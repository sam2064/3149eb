==> flow/design.v <==
module ADC_controller(
    input  dout, adc_sck,
    output adc_cs_n, din,
    output [11:0] left_value, center_value, right_value
);
reg[11:0] dout_chx, dout_ch1 = 0, dout_ch4 = 0, dout_ch3 = 0;
reg[4:0] data_counter = 0;
reg[3:0] din_counter = 0, sp_counter = 0;
reg[2:0] channel_select = 0, channel = 0;
reg[2:0] mem1 [0:2];
reg adc_cs = 1, din_temp = 0, init = 1;
always @(negedge adc_sck) begin
    if(init == 1) begin
        init = 0; mem1[0] = 1; mem1[1] = 4; mem1[2] = 3;
    end
    if (din_counter == 0) adc_cs = ~adc_cs;
    if (channel_select > 2) channel_select = 0;
    else if((din_counter >= 2) && (din_counter <= 4)) channel = mem1[channel_select];
    else if(din_counter == 15) begin
            adc_cs = ~adc_cs;
            channel_select = channel_select + 1'b1;
    end
    case(din_counter)
        2: din_temp = channel[2];
        3: din_temp = channel[1];
        4: din_temp = channel[0];
        default: din_temp = 0;
    endcase
    din_counter = din_counter + 1'b1;
end
always @(posedge adc_sck) begin
    if(sp_counter >= 4 && sp_counter <= 15) begin
        dout_chx = {dout_chx[10:0], dout};
    end
    sp_counter = sp_counter + 1'b1;
end
always @(negedge adc_sck) begin
    if(data_counter == 16) begin
        data_counter = 0;
        case(channel)
            1: dout_ch1 = dout_chx;
            4: dout_ch4 = dout_chx;
            3: dout_ch3 = dout_chx;
        endcase
    end
    data_counter = data_counter + 1'b1;
end
assign adc_cs_n = adc_cs;
assign din = din_temp;
assign left_value = dout_ch4;
assign center_value = dout_ch3;
assign right_value = dout_ch1;
endmodule
# Reports on ADC_controller
# The steps from the RTL of ADC_controller to its reports follow in flow order.
# Line numbers count from 1 in the design file above.
# Operators: Yosys type, input widths -> output width; for muxes data width and select width s.
# Library cell names are shortened.
# Not given: -
# design
top_module	ADC_controller
clk_port	adc_sck
cell_library	sky130hd
lib_corner	tt_025C_1v80

# Word-level counts
# Source: Yosys, flattened and elaborated. Widths are those after wreduce. Registers that Yosys merges into a memory's read port (data or address) are not register bits. Print and check cells do not count. Equal cells are merged and count once.
# word_totals
register_bits	79
in_bits	2
out_inout_bits	38
elab_cells	57
# op_classes
n_addsub	4
cmp	5
equal	10
muxes	12
logic	3
reduce_and_logical	8
# op_table
op	count
$mux 3	5
$pmux 3 s3	1
$reduce_and 2->1	4
$add 4x1->4 const B	2
$eq 4x2->1 const B	2
$add 5x1->5 const B	1
$eq 5x5->1 const B	1
$mux 5	1
$ge 4x2->1 const B	1
$ge 4x3->1 const B	1
$le 4x3->1 const B	1
$eq 4x3->1 const B	1
$le 4x4->1 const B	1
$eq 4x4->1 const B	1
$logic_not 4->1	1
$mux 1	4
$not 1->1	3
$add 3x1->3 const B	1
$eq 3x1->1 const B	1
$gt 3x2->1 const B	1
$eq 3x2->1 const B	1
$eq 3x3->1 const B	1
$pmux 1 s3	1
$logic_and 1x1->1	2
$eq 2x1->1 const B	1
$eq 2x2->1 const B	1
$logic_not 2->1	1

# Longest topological paths
# Yosys ltp: most cells in a row. Word level: on the elaborated netlist, between registers, memories and ports. Mapped: between sequential cells and ports; inverters and the memories' decode and read muxes count.
# depth
word_depth	6
abc_area	0
ltp_mapped	8

# After synthesis
# Source: synth_stat.txt of the flow (Yosys; design flattened, memories mapped). It holds for the ABC_AREA given above (unset counts as 0); a run with the other value may have another netlist.
# Totals and module areas in this step are rounded.
# types
cell	count
edfxtp_1	48
dfxtp_1	31
ha_1	9
inv_1	12
xnor2_1	5
nor2b_1	6
nand2_1	8
xor2_1	3
nor4bb_1	2
or2_2	3
nand3_4	1
nor4b_1	2
or3b_1	2
a21oi_4	1
a21oi_1	3
nand3_1	3
nor2_1	4
nor2b_4	1
# Not listed: further types 26, cells in them 26.
# synth_totals
cell_count	170
area_mm2	0.002719
ff_cells	79
buffers	3

Subject: flow runs of ADC_controller

Hi,

Module ADC_controller, platform sky130hd: 2 stored runs of the flow (Yosys, OpenROAD) with differing settings, in no particular order. Input and output delays are each 20% of the period that was set; the output load is 0.01 pF.
By "final_power_w" is meant OpenSTA's value without simulated activity: inputs other than the clock are taken to toggle once in ten clock periods, and the tool carries that through the logic.
Values from the reports are rounded here.

Run 1, flow files:
==> flow/run.sh <==
#!/bin/bash
# the make line also repeats the synthesis and layout settings of config.mk as NAME=value (left out here)
make -C /OpenROAD-flow-scripts/flow DESIGN_CONFIG=/design/flow/config.mk WORK_HOME=/design/flow/orfs CLKGATE_MAP_FILE= finish
==> flow/config.mk <==
export PLATFORM = sky130hd
export DESIGN_NAME = ADC_controller
export DESIGN_NICKNAME = ADC_controller
export VERILOG_FILES = /design/flow/design.v
export SDC_FILE = /design/flow/constraint.sdc
export NUM_CORES = 4
export LEC_CHECK = 0
export CAP_MARGIN = 20
export CELL_PAD_IN_SITES_GLOBAL_PLACEMENT = 3
export CORE_MARGIN = 2
export CORE_UTILIZATION = 53
export PLACE_DENSITY = 0.39
export SETUP_SLACK_MARGIN = 0.64
export SLEW_MARGIN = 20
==> flow/constraint.sdc <==
create_clock -name core_clock -period 2.89 [get_ports {adc_sck}]
set_input_delay 0.5780 -clock core_clock [delete_from_list [all_inputs] [get_ports {adc_sck}]]
set_output_delay 0.5780 -clock core_clock [all_outputs]
set_load 0.01 [all_outputs]

==> results of run 1, as CSV <==
result,value
die_area_mm2,0.005719
tns_setup_ps,-292
final_power_w,0.00243
util_frac,0.699
final_hold_ws_ps,408
timing.setup.ws_ps,-32
synthesis_area_mm2,0.002719

Run 2, flow files:
==> flow/run.sh <==
#!/bin/bash
# the make line also repeats the synthesis and layout settings of config.mk as NAME=value (left out here)
make -C /OpenROAD-flow-scripts/flow DESIGN_CONFIG=/design/flow/config.mk WORK_HOME=/design/flow/orfs CLKGATE_MAP_FILE= finish
==> flow/config.mk <==
export PLATFORM = sky130hd
export DESIGN_NAME = ADC_controller
export DESIGN_NICKNAME = ADC_controller
export VERILOG_FILES = /design/flow/design.v
export SDC_FILE = /design/flow/constraint.sdc
export NUM_CORES = 4
export LEC_CHECK = 0
export CAP_MARGIN = 30
export CELL_PAD_IN_SITES_GLOBAL_PLACEMENT = 2
export CORE_MARGIN = 2
export CORE_UTILIZATION = 57
export CTS_CLUSTER_SIZE = 32
export GPL_ROUTABILITY_DRIVEN = 0
export MIN_ROUTING_LAYER = met1
export PLACE_DENSITY = 0.62
export SETUP_SLACK_MARGIN = -0.2
export SLEW_MARGIN = 20
==> flow/constraint.sdc <==
create_clock -name core_clock -period 5.61 [get_ports {adc_sck}]
set_input_delay 1.1220 -clock core_clock [delete_from_list [all_inputs] [get_ports {adc_sck}]]
set_output_delay 1.1220 -clock core_clock [all_outputs]
set_load 0.01 [all_outputs]

==> results of run 2, as CSV <==
result,value
synthesis_area_mm2,0.002719
final_hold_ws_ps,408
final_power_w,0.001256
timing.setup.ws_ps,383
tns_setup_ps,0
die_area_mm2,0.005338
util_frac,0.784

Regards
